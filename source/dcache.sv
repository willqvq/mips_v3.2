==> flow/design.v <==
`timescale 1ns / 1ps
module    dcache(
    input   logic           clk,       
    input   logic           reset,          
    output  logic           mem_write_req,
    output  logic   [31:0]  mem_write_addr,
    output  logic   [31:0]  mem_write_data,
    input   logic           mem_write_val,
    output  logic           mem_read_req,
    output  logic   [31:0]  mem_read_addr,
    input   logic   [31:0]  mem_read_data,
    input   logic           mem_read_val,
    input   logic   [31:0]  dataaddr,
    input   logic           datareq,
    input   logic           wren,
    input   logic   [31:0]  writedata,
    output  logic   [31:0]  readdata,
    output  logic           hit,
    output  logic           abort_out
  );
    parameter    BLOCK_SIZE =    8;
    logic   [1:0]   state;            
    logic   [281:0] block_data; 
    logic   [31:0]  word;   
    logic           dirty;  
    logic   [23:0]  tag_delay;  
    logic   [31:0]  dataaddr_delay;
    logic   [31:0]  writedata_delay;
    logic           cpu_write_wait_flag;
    logic           mem_write_ready;
    logic           mem_read_ready;
    logic           mem_read_req_delay;
    logic   [31:0]  write_counter,read_counter;
    logic   [31:0]  dram_data_shift[7:0]; 
    logic   [281:0] dcache[7:0];
    assign  mem_write_addr  =   {tag_delay,block_id_delay,5'b0};
    assign  mem_read_addr   =   {dataaddr_delay[31:5],5'b0};
    assign  block_id_delay  =   dataaddr_delay[7:5];
    assign  block_id        =   dataaddr[7:5];
    always@(posedge clk)begin
        if(reset) begin
            dcache[0] <= 0;
            dcache[1] <= 0;
            dcache[2] <= 0;
            dcache[3] <= 0;
            dcache[4] <= 0;
            dcache[5] <= 0;
            dcache[6] <= 0;
            dcache[7] <= 0;
        end
        else if(mem_read_ready) begin
            dcache[block_id_delay]    <=    
                {1'b1, 1'b0, dataaddr_delay[31:8],
                dram_data_shift[7],dram_data_shift[6],
                dram_data_shift[5],dram_data_shift[4],
                dram_data_shift[3],dram_data_shift[2],
                dram_data_shift[1],dram_data_shift[0]};
        end
        else if(hit & datareq & wren) begin
            case(dataaddr[4:2])
                0:      dcache[block_id][31:0]    <= writedata;
                1:      dcache[block_id][63:32]   <= writedata;
                2:      dcache[block_id][95:64]   <= writedata;
                3:      dcache[block_id][127:96]  <= writedata;
                4:      dcache[block_id][159:128] <= writedata;
                5:      dcache[block_id][191:160] <= writedata;
                6:      dcache[block_id][223:192] <= writedata;
                7:      dcache[block_id][255:224] <= writedata;
                default:dcache[block_id] <= dcache[block_id];
            endcase
            dcache[block_id][280]   <=  1;
        end
        else if(cpu_write_wait_flag & mem_read_req_delay & ~mem_read_req)begin
            case(dataaddr_delay[4:2])
                0:      dcache[block_id_delay][31:0]    <= writedata_delay;
                1:      dcache[block_id_delay][63:32]   <= writedata_delay;
                2:      dcache[block_id_delay][95:64]   <= writedata_delay;
                3:      dcache[block_id_delay][127:96]  <= writedata_delay;
                4:      dcache[block_id_delay][159:128] <= writedata_delay;
                5:      dcache[block_id_delay][191:160] <= writedata_delay;
                6:      dcache[block_id_delay][223:192] <= writedata_delay;
                7:      dcache[block_id_delay][255:224] <= writedata_delay;
                default:dcache[block_id_delay]  <= dcache[block_id_delay];
            endcase
            dcache[block_id_delay][280] <=  1;
        end
    end
    always@(posedge clk)
        if(reset)
            mem_write_data  <=  0;
        else if(mem_write_req) begin
            case(write_counter[2:0])
                0:      mem_write_data <= dcache[block_id_delay][31:0];
                1:      mem_write_data <= dcache[block_id_delay][63:32];
                2:      mem_write_data <= dcache[block_id_delay][95:64];
                3:      mem_write_data <= dcache[block_id_delay][127:96];
                4:      mem_write_data <= dcache[block_id_delay][159:128];
                5:      mem_write_data <= dcache[block_id_delay][191:160];
                6:      mem_write_data <= dcache[block_id_delay][223:192];
                7:      mem_write_data <= dcache[block_id_delay][255:224];
                default:mem_write_data <= dcache[block_id_delay][31:0];
            endcase
        end
    assign    readdata    =    word;
    assign    block_data  =    dcache[block_id];
    always@(posedge clk) begin
        if(reset)
            word <= 0;
        else if(hit & datareq & ~wren) begin
            case(dataaddr[4:2])
                0:      word <= block_data[31:0];
                1:      word <= block_data[63:32];
                2:      word <= block_data[95:64];
                3:      word <= block_data[127:96];
                4:      word <= block_data[159:128];
                5:      word <= block_data[191:160];
                6:      word <= block_data[223:192];
                7:      word <= block_data[255:224];
                default:word <= block_data[31:0];
            endcase
        end
        else word <= 0;
    end
    assign  hit     =   block_data[281] & (dataaddr[31:8]==block_data[279:256]);    
    assign  dirty   =   block_data[280];
    logic   abort, abort_delay;
    logic   reqstart;
    logic   r1, r2;
    always@(negedge clk,posedge reset)begin
        if(reset)begin
            r1<=0;
            r2<=0;
        end
        else begin
            r2 <= r1;
            r1 <= datareq;
        end
    end
    assign  reqstart = r1&~r2;
    assign  abort   =   (mem_write_req || mem_read_req || mem_read_req_delay ||reqstart);
    assign  abort_out = abort | abort_delay;
    parameter    CPU_EXEC   =    0;
    parameter    WR_DRAM    =    1;
    parameter    RD_DRAM    =    2;
    always@(posedge clk)
        if(reset)
            state   <=  CPU_EXEC;
        else case(state)
            CPU_EXEC: 
                    if(~hit & dirty & datareq)   
                        state    <=    WR_DRAM;
                    else if(~hit & datareq) 
                        state    <=    RD_DRAM;
                    else
                        state    <=    CPU_EXEC;
            WR_DRAM:if(mem_write_ready)
                        state    <=    RD_DRAM;
                    else
                        state    <=    WR_DRAM;
            RD_DRAM:if(mem_read_ready)
                        state    <=    CPU_EXEC;    
                    else
                        state    <=    RD_DRAM;
                default: state   <=    CPU_EXEC;    
            endcase
    assign    mem_write_req   =    (WR_DRAM == state);
    assign    mem_read_req    =    (RD_DRAM == state);
    always@(posedge clk)
        abort_delay         <=  abort;
    always@(posedge clk)
        mem_read_req_delay  <=  mem_read_req;
    always@(posedge clk)
        if(reset)
            tag_delay       <=  0;
        else if((~hit & dirty & datareq) & ~mem_write_req & ~mem_read_req)
            tag_delay       <=  block_data[279:256];
    always@(posedge clk)
        if(reset)
            dataaddr_delay  <=  0;
        else if((~hit & dirty & datareq & wren) | (~hit & datareq))
            dataaddr_delay  <=  dataaddr;
    always@(posedge clk)
        if(reset)
            writedata_delay <=  0;
        else if(~hit & datareq & wren)
            writedata_delay <=  writedata;
    always@(posedge clk)
        if(reset)
            cpu_write_wait_flag <= 0;
        else if(~hit & datareq & wren)
            cpu_write_wait_flag <= 1;
        else if(~mem_write_req & ~mem_read_req)
            cpu_write_wait_flag <= 0;
    always@(posedge clk) begin
        if(reset) begin
            write_counter   <=    0;
            read_counter    <=    0;
        end
        else begin
            if(mem_write_ready)
                write_counter   <=  0;
            else if(mem_write_val & mem_write_req)
                write_counter   <=  write_counter + 1'b1;
            if(mem_read_ready)
                read_counter    <=  0;
            else if(mem_read_val & mem_read_req)
                read_counter    <=  read_counter + 1'b1;
        end
    end
    assign mem_write_ready  =   (BLOCK_SIZE == write_counter);
    assign mem_read_ready   =   (BLOCK_SIZE == read_counter);
    always @(posedge clk) begin
        if(reset) begin
            dram_data_shift[0] <= 0;
            dram_data_shift[1] <= 0;
            dram_data_shift[2] <= 0;
            dram_data_shift[3] <= 0;
            dram_data_shift[4] <= 0;
            dram_data_shift[5] <= 0;
            dram_data_shift[6] <= 0;
            dram_data_shift[7] <= 0;
        end
        else if(mem_read_ready) begin
            dram_data_shift[0] <= 0;
            dram_data_shift[1] <= 0;
            dram_data_shift[2] <= 0;
            dram_data_shift[3] <= 0;
            dram_data_shift[4] <= 0;
            dram_data_shift[5] <= 0;
            dram_data_shift[6] <= 0;
            dram_data_shift[7] <= 0;
        end
        else if(mem_read_val) begin
            dram_data_shift[0] <= dram_data_shift[1];
            dram_data_shift[1] <= dram_data_shift[2];
            dram_data_shift[2] <= dram_data_shift[3];
            dram_data_shift[3] <= dram_data_shift[4];
            dram_data_shift[4] <= dram_data_shift[5];
            dram_data_shift[5] <= dram_data_shift[6];
            dram_data_shift[6] <= dram_data_shift[7];
            dram_data_shift[7] <= mem_read_data;
        end
    end
endmodule
# Step by step through the tools: dcache
# What the tools print for dcache, step after step.
# Lines are those of the file above, counted from 1.
# Library cell names are shortened.
# A cell with n/a has no value.
[design]
top_module = "dcache"
clk_port = "clk"
cell_library = "sky130hd"
corner = "tt_025C_1v80"

# After elaboration
# Source: Yosys, flattened and elaborated. Widths are those after wreduce. Print and check cells do not count.
# Memory sizes are those after Yosys's memory passes, which may raise the word count (mostly to a power of two), join words into wider ones and drop unused or constant bits.
[word_totals]
register_bits = 479
ram_bits = 2256
memories = 1
in_bits = 102
out_inout_bits = 132
[memory_table]
columns = ["memory", "words", "width", "line_no", "source"]
rows = [
  ["dcache", 8, 282, 35, "logic   [281:0] dcache[7:0];"],
]
[classes]
addsub = 2
equal = 28
mux = 265
n_logic = 113
reduce_logical = 28
[op_table]
columns = ["op", "n"]
rows = [
  ["two-way mux 282 bit", 82],
  ["two-way mux 32 bit", 71],
  ["case mux 32 bit (select 8 bit)", 2],
  ["two-way mux 218 bit", 2],
  ["two-way mux 186 bit", 2],
  ["two-way mux 154 bit", 2],
  ["OR reduction 282 bit", 1],
  ["two-way mux 250 bit", 1],
  ["two-way mux 122 bit", 2],
  ["two-way mux 90 bit", 2],
  ["two-way mux 2 bit", 60],
  ["two-way mux 58 bit", 2],
  ["OR reduction 7 bit", 16],
  ["OR 1 bit", 90],
  ["adder 32 x 1 -> 32 bit with constant B", 2],
  ["== test 4 x 32 -> 1 bit with constant A", 2],
  ["case mux 2 bit (select 2 bit)", 16],
  ["two-way mux 26 bit", 2],
  ["== test 3 bit with constant B", 12],
  ["== test 24 bit", 1],
  ["== test 3 x 2 -> 1 bit with constant B", 6],
  ["AND 1 bit", 17],
  ["two-way mux 1 bit", 16],
  ["two-way mux 10 bit", 1],
  ["== test 3 x 1 -> 1 bit with constant B", 3],
  ["zero test 3 bit", 3],
  ["inverter 1 bit", 6],
  ["OR reduction 2 bit", 3],
]
# Other operator kinds: 9; their cells: 11.

# Longest topological paths
# Longest topological path by Yosys (ltp), each cell counted once; first at word level (registers and memories cut), then after technology mapping (sequential cells cut; the memories' decode and read muxes count).
[logic_depth]
word_depth = 17
abc_area = 0
ltp_mapped = 14
ltp_nobuf = 10

# Mapped cells and area
# Source: synth_stat.txt of the flow (Yosys; design flattened, memories mapped). It holds for the ABC_AREA given above (unset counts as 0); a run with the other value may have another netlist.
# Totals and module areas in this step are rounded.
[synth_totals]
cells = 5121
synth_area_um2 = 52000
seqArea_um2 = 27000
ffs = 1043
[types]
columns = ["cell", "n", "type_area_um2"]
rows = [
  ["edfxtp_1", 564, 1.69E+04],
  ["dfxtp_1", 477, 9.55E+03],
  ["mux2i_1", 535, 5.36E+03],
  ["mux2_2", 351, 3.95E+03],
  ["a21oi_1", 486, 2.43E+03],
  ["nor2_1", 590, 2.21E+03],
  ["nand2_1", 549, 2.06E+03],
  ["clkbuf_1", 380, 1.43E+03],
  ["a211oi_1", 188, 1.41E+03],
  ["a221oi_1", 92, 805.773],
  ["a22oi_1", 95, 713.184],
  ["o21ai_0", 134, 670.643],
  ["a221o_1", 39, 390.374],
  ["and3_1", 61, 381.616],
  ["xnor2_1", 42, 367.853],
  ["buf_2", 73, 365.35],
  ["xor2_1", 41, 359.094],
  ["a222oi_1", 34, 340.326],
]
# Not listed: further types 39, cells in them 390.

# 2 stored runs of dcache in the flow (synthesis by Yosys, layout by OpenROAD, sky130hd cells), in arbitrary order. Constraints: input delay and output delay 20% of the set period each, output load 0.01 pF.
# "power.total_mw" rests on the timing tool's default activity at the inputs, not on a simulated workload.
# The measured numbers are rounded.

[[run]]
name = "record 1"
[run.settings]
period_ns = 4.63
CAP_MARGIN = 20
CORE_MARGIN = 2
CORE_UTILIZATION = 40
SLEW_MARGIN = 20
[run.results]
synthesis_area_um2 = 52000
timing.hold.ws_ns = 0.45
final_stdcell_area_um2 = 61000
timing.setup.tns_ns = -0.17
worst_setup_slack_ns = -0.17
design.die.area_um2 = 130000
layout_utilization_pct = 47
power.total_mw = 21

[[run]]
name = "record 2"
[run.settings]
period_ns = 6.53
CORE_UTILIZATION = 44
SETUP_SLACK_MARGIN = -0.13
PLACE_DENSITY = 0.44
TNS_END_PERCENT = 45
GPL_TIMING_DRIVEN = 1
CTS_CLUSTER_SIZE = 61
CAP_MARGIN = 0
SLEW_MARGIN = 30
MAX_ROUTING_LAYER = "met4"
CORE_MARGIN = 2
[run.results]
synthesis_area_um2 = 52000
timing.hold.ws_ns = 0.32
final_stdcell_area_um2 = 60000
timing.setup.tns_ns = 0.000
worst_setup_slack_ns = 0.040
design.die.area_um2 = 120000
layout_utilization_pct = 51
power.total_mw = 15
