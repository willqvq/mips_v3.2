==> flow/design.v <==
`timescale 1ns / 1ps
module bps_module(
    input    logic    clk, rst_n, count_sig,
    output   logic    bps_clk
);
logic [12:0] count_bps;
always@(posedge clk,negedge rst_n)
    if(!rst_n)
        count_bps <=13'd0;
    else if(count_bps ==13'd5207)
        count_bps <=13'd0;
    else if(count_sig)
        count_bps <= count_bps + 1'b1;
    else 
        count_bps <= 13'd0;
assign bps_clk = (count_bps == 13'd2604)?1'b1:1'b0;
endmodule
`timescale 1ns / 1ps
module rx_control_module(
    input     logic    clk, rst_n, h2l_sig,
    input     logic    rx_pin_in,
    output    logic    [7:0] rx_data,
    output    logic    rx_done_sig
);
logic [3:0]i;
logic count_sig;
logic bps_clk;
always@(posedge clk,negedge rst_n)
if(!rst_n)
    begin
        i <= 4'd0;
        rx_data <= 8'd0;
        count_sig <= 1'b0;
        rx_done_sig <= 1'b0;
    end
else 
    case(i)
        4'd0:if(h2l_sig) begin i <= i + 1'b1;count_sig <= 1'b1;end
        4'd1:if(bps_clk) begin i <= i + 1'b1;end
        4'd2,4'd3,4'd4,4'd5,4'd6,4'd7,4'd8,4'd9:
                if(bps_clk) begin i <= i + 1'b1;rx_data[i-2] <= rx_pin_in;end
        4'd10:if(bps_clk) begin i <= i + 1'b1;end
        4'd11:if(bps_clk) begin i <= i + 1'b1;end
        4'd12:begin i <= i + 1'b1;rx_done_sig <= 1'b1;count_sig <= 1'b0;end
        4'd13:begin i <= 1'b0;rx_done_sig <= 1'b0;end
    endcase
bps_module bps_module(clk,rst_n,count_sig,bps_clk);
endmodule
# --- Step by step through the tools: rx_control_module ---
# The steps from the RTL of rx_control_module to its reports follow in flow order.
# Line numbers count from 1 in the design file above.
# Operators carry their Yosys type and port widths (W data, S select, Z words).
# Cell names lack the library's common part.
inputs:
  top: "rx_control_module"
  clk_port: "clk"
  library: "sky130hd"
  lib_corner: "tt_025C_1v80"

# --- Word level ---
# Counts by Yosys on the flattened word-level netlist (proc, flatten, opt, wreduce; memories kept). Register bits leave out memories and registers merged into their read ports (data or address). Print and check cells are left out. Cells with the same type and inputs are merged into one.
word_totals:
  wordCells: 49
  inputBits: 4
  output_inout_bits: 9
  ff_bits: 27
op_classes:
  logic: 3
  n_reduce_logical: 9
  muxes: 9
  shift: 2
  eq_ne: 17
  add_sub_neg: 4
ops:
  columns: ["op", "count"]
  rows:
  - ["$shift A1 B33 Y8", 1]
  - ["$shift A1 B33 Y8 const A", 1]
  - ["$neg A32 Y33", 1]
  - ["$mux W13", 2]
  - ["$eq A4 B4 Y1 const B", 6]
  - ["$eq A4 B3 Y1 const B", 4]
  - ["$pmux W4 S4", 1]
  - ["$add A13 B1 Y13 const B", 1]
  - ["$eq A13 B12 Y1 const B", 1]
  - ["$eq A13 B13 Y1 const B", 1]
  - ["$reduce_or A11 Y1", 1]
  - ["$eq A4 B2 Y1 const B", 2]
  - ["$and A8 B8 Y8", 1]
  - ["$or A8 B8 Y8", 1]
  - ["$not A8 Y8", 1]
  - ["$reduce_or A8 Y1", 1]
  - ["$mux W4", 2]
  - ["$reduce_bool A7 Y1", 1]
  - ["$sub A4 B2 Y5 const B", 1]
  - ["$reduce_and A2 Y1", 2]
  - ["$reduce_bool A2 Y1", 2]
  - ["$add A4 B1 Y4 const B", 1]
  - ["$eq A4 B1 Y1 const B", 1]
  - ["$logic_not A4 Y1", 1]
  - ["$pmux W1 S2", 2]
  - ["$reduce_and A3 Y1", 1]
  - ["$ne A2 B1 Y1 const B", 1]
  - ["$ne A2 B2 Y1 const B", 1]
  - ["$mux W1", 2]

# --- Depth ---
# Yosys ltp: most cells in a row. Word level: on the elaborated netlist, between registers, memories and ports. Mapped: between sequential cells and ports; inverters and the memories' decode and read muxes count.
logic_depth:
  ltp_word: 6
  abc_area: 0
  ltp_mapped: 13
  depth_no_buf: 12

# --- Synthesis result ---
# The flow's flattened synthesis, as Yosys stat reports it; memories are mapped. The netlist is that of the ABC_AREA named above (0 if unset); the other value can give another one.
types:
  columns: ["cell", "count", "type_area_um2"]
  rows:
  - ["dfrtp_1", 27, 675.648]
  - ["ha_1", 16, 200.192]
  - ["mux2_2", 7, 78.826]
  - ["nand3_1", 15, 75.072]
  - ["xor2_1", 8, 70.067]
  - ["nand2_1", 18, 67.565]
  - ["nor2_1", 18, 67.565]
  - ["xnor2_1", 7, 61.309]
  - ["nor4_1", 6, 37.536]
  - ["inv_1", 9, 33.782]
  - ["and3_1", 5, 31.28]
  - ["o21ai_0", 6, 30.029]
  - ["nand4_1", 4, 25.024]
  - ["clkbuf_1", 6, 22.522]
  - ["mux2i_1", 2, 20.019]
  - ["nor3_1", 4, 20.019]
  - ["a31oi_1", 3, 18.768]
  - ["nor4b_1", 2, 17.517]
# Other cell types: 19; their cells: 22.
synth_totals:
  cells: 185
  sequential_area_um2: 675.6
  flip_flops: 27
  buf_cells: 6
  synth_area_um2: 1727.9
# By module: a second synthesis without flattening, with its own total; a netlist apart from the flattened one above.
hier_totals:
  cells_unflattened: 195
  hier_area_um2: 1866.8
# Each row is one instance without its submodules.
modules:
  columns: ["mod", "area_um2", "n_inst", "seq_area_um2", "n_cells"]
  rows:
  - ["rx_control_module", 1128.6, 1, 350.3, 120]
  - ["bps_module", 738.2, 1, 325.3, 75]

# --- Worst setup path after synthesis ---
# OpenSTA on the mapped netlist: ideal clock, no wires. The path of least setup slack (recovery checks aside). Input and output delay are each 20% of the period. Register names are those of the netlist, which keeps one name where synthesis merged equal registers.
synth_path:
  kind: "register -> register"
  from: "register i[2]"
  to: "register rx_data[3]"
  arrival_time_ns: 3.689
  launch_ns: 0.000
  path_delay_ns: 3.814
  clock_period_ns: 4.01
  required_ns: 3.885
  setup_ns: 0.125
  path_slack_ns: 0.196
  path_buffers: 1
  driving_pins: 14
  period_less_setup_slack_ns: 3.814
# "path_delay_ns" = arrival - input delay + setup time.
# "driving_pins" counts driving pins, that of a launching flip-flop among them; a cell with two outputs on the path counts twice.
# "period_less_setup_slack_ns" is the clock period less the worst setup slack; recovery checks do not enter. This is arithmetic on one report: input and output delays are still those of the set period (20% each).
# The rows between start and end are the longest chain of elaborated cells between them; the timing report does not say that the signal goes this way. Where chains are equally long, one stands for them.
# Each line given opens the expression or statement behind the cell; cells for indexed reads and writes are added by Yosys, which also makes memories of some case tables.
# A register here has more assigning lines than the two given.
# Lines with a computed index may be missing from the assigning lines.
synth_between:
  path_cell_list: "dfrtp_1 clkbuf_1 inv_1 ha_1 xnor2_1 nand3_1 inv_1 nand2_1 ha_1 or4b_2 nor4_1 nand3b_1 nor4_1 mux2_2"
  elab_chain_len: 6
  cone_cells: 17
  lines_between: 2
  cone_classes: "add/sub: 2; eq/ne: 8; shift: 2; logic: 3; reduce/logical: 2"
synth_rtl:
  columns: ["element", "line", "source"]
  rows:
  - ["from (decl)", 25, "logic [3:0]i;"]
  - ["from (assign)", 39, "4'd1:if(bps_clk) begin i <= i + 1'b1;end"]
  - ["from (assign)", 41, "if(bps_clk) begin i <= i + 1'b1;rx_data[i-2] <= rx_pin_in;end"]
  - ["$sub A4 B2 Y5", 41, null]
  - ["$neg A32 Y33", 41, null]
  - ["$shift A1 B33 Y8", 41, null]
  - ["$not A8 Y8", 41, null]
  - ["$and A8 B8 Y8", 41, null]
  - ["$or A8 B8 Y8", 41, null]
  - ["to (assign)", 32, "rx_data <= 8'd0;"]
  - ["to (decl)", 22, "output    logic    [7:0] rx_data,"]

# --- Worst path after layout ---
# From the final timing report of run 1: the path of least setup slack in the routed layout; clock arrival at registers is part of the times.
layout_path:
  kind: "register -> register"
  from: "register i[2]"
  to: "register rx_data[7]"
  path_buffers: 1
  required_ns: 6.05
  clock_period_ns: 5.88
  path_slack_ns: 1.43
  setup_ns: 0.10
  arrival_time_ns: 4.62
  launch_ns: 0.27
  driving_pins: 14
# The rows between start and end are the longest chain of elaborated cells between them; the timing report does not say that the signal goes this way. Where chains are equally long, one stands for them.
# A register here has more assigning lines than the two given.
# Lines with a computed index may be missing from the assigning lines.
layout_between:
  path_cell_list: "dfrtp_1 clkbuf_1 inv_1 ha_1 xnor2_1 nand3_1 inv_1 nand2_1 ha_1 or4b_2 nor4_1 nand3b_1 nor4_1 mux2_2"
  elab_chain_len: 6
  cone_cells: 17
  lines_between: 2
  cone_classes: "add/sub: 2; eq/ne: 8; shift: 2; logic: 3; reduce/logical: 2"
layout_rtl:
  columns: ["element", "line", "source"]
  rows:
  - ["from (decl)", 25, "logic [3:0]i;"]
  - ["from (assign)", 39, "4'd1:if(bps_clk) begin i <= i + 1'b1;end"]
  - ["from (assign)", 41, "if(bps_clk) begin i <= i + 1'b1;rx_data[i-2] <= rx_pin_in;end"]
  - ["$sub A4 B2 Y5", 41, null]
  - ["$neg A32 Y33", 41, null]
  - ["$shift A1 B33 Y8", 41, null]
  - ["$not A8 Y8", 41, null]
  - ["$and A8 B8 Y8", 41, null]
  - ["$or A8 B8 Y8", 41, null]
  - ["to (assign)", 32, "rx_data <= 8'd0;"]
  - ["to (decl)", 22, "output    logic    [7:0] rx_data,"]

## Implementation results

Module rx_control_module, platform sky130hd: 2 stored runs of the flow (Yosys, OpenROAD) with differing settings, in no particular order. Input and output delays are each 20% of the period that was set; the output load is 0.01 pF.
"clock_period_reached_ns" is the run's clock period less its worst setup slack. It is reckoned from that one timing run; input and output delays stay at 20% of the period that was set.
"worst_path_allowed_less_slack_ns": the worst setup path's part of the clock period (all of it between registers, 20% less for each end at a port) less its slack. A launch clock that arrives late makes it longer, a capture clock that arrives late makes it shorter.
"power_total_w": no workload was simulated; the value follows from the tool's default switching activity.

--- run 1 ---
==> flow/run.sh <==
#!/bin/bash
# the make line also repeats the synthesis and layout settings of config.mk as NAME=value (left out here)
make -C /OpenROAD-flow-scripts/flow DESIGN_CONFIG=/design/flow/config.mk WORK_HOME=/design/flow/orfs CLKGATE_MAP_FILE= finish
==> flow/config.mk <==
export PLATFORM = sky130hd
export DESIGN_NAME = rx_control_module
export DESIGN_NICKNAME = rx_control_module
export VERILOG_FILES = /design/flow/design.v
export SDC_FILE = /design/flow/constraint.sdc
export NUM_CORES = 4
export LEC_CHECK = 0
export ABC_AREA = 0
export CAP_MARGIN = 20
export CELL_PAD_IN_SITES_DETAIL_PLACEMENT = 1
export CELL_PAD_IN_SITES_GLOBAL_PLACEMENT = 1
export CORE_MARGIN = 10
export CORE_UTILIZATION = 38
export GPL_TIMING_DRIVEN = 0
export MIN_ROUTING_LAYER = met1
export PLACE_DENSITY_LB_ADDON = 0.29
export SETUP_SLACK_MARGIN = 0.69
export SLEW_MARGIN = 20
==> flow/constraint.sdc <==
create_clock -name core_clock -period 5.88 [get_ports {clk}]
set_input_delay 1.1760 -clock core_clock [delete_from_list [all_inputs] [get_ports {clk}]]
set_output_delay 1.1760 -clock core_clock [all_outputs]
set_load 0.01 [all_outputs]

==> results, as YAML <==
results:
  ws_setup_ns: 1.429
  synthesis_area_um2: 1727.9
  clock_period_reached_ns: 4.451
  final_util_pct: 44.5
  die_area_um2: 7644.0
  final_cell_area_um2: 1953.1
  final_setup_tns_ns: 0.000
  worst_path_allowed_less_slack_ns: 4.45
  worstPathKind: "register -> register"
  power_total_w: 0.0009228

--- run 2 ---
==> flow/run.sh <==
#!/bin/bash
# the make line also repeats the synthesis and layout settings of config.mk as NAME=value (left out here)
make -C /OpenROAD-flow-scripts/flow DESIGN_CONFIG=/design/flow/config.mk WORK_HOME=/design/flow/orfs CLKGATE_MAP_FILE= finish
==> flow/config.mk <==
export PLATFORM = sky130hd
export DESIGN_NAME = rx_control_module
export DESIGN_NICKNAME = rx_control_module
export VERILOG_FILES = /design/flow/design.v
export SDC_FILE = /design/flow/constraint.sdc
export NUM_CORES = 4
export LEC_CHECK = 0
export CAP_MARGIN = 20
export CORE_ASPECT_RATIO = 0.67
export CORE_MARGIN = 2
export CORE_UTILIZATION = 26
export CTS_CLUSTER_SIZE = 66
export GPL_ROUTABILITY_DRIVEN = 1
export GPL_TIMING_DRIVEN = 0
export MIN_ROUTING_LAYER = met1
export PLACE_DENSITY = 0.38
export SLEW_MARGIN = 20
==> flow/constraint.sdc <==
create_clock -name core_clock -period 2.67 [get_ports {clk}]
set_input_delay 0.5340 -clock core_clock [delete_from_list [all_inputs] [get_ports {clk}]]
set_output_delay 0.5340 -clock core_clock [all_outputs]
set_load 0.01 [all_outputs]

==> results, as YAML <==
results:
  ws_setup_ns: -0.452
  synthesis_area_um2: 1727.9
  clock_period_reached_ns: 3.122
  final_util_pct: 37.9
  die_area_um2: 7327.3
  final_cell_area_um2: 2446.1
  final_setup_tns_ns: -2.878
  worst_path_allowed_less_slack_ns: 3.12
  worstPathKind: "register -> register"
  power_total_w: 0.00287
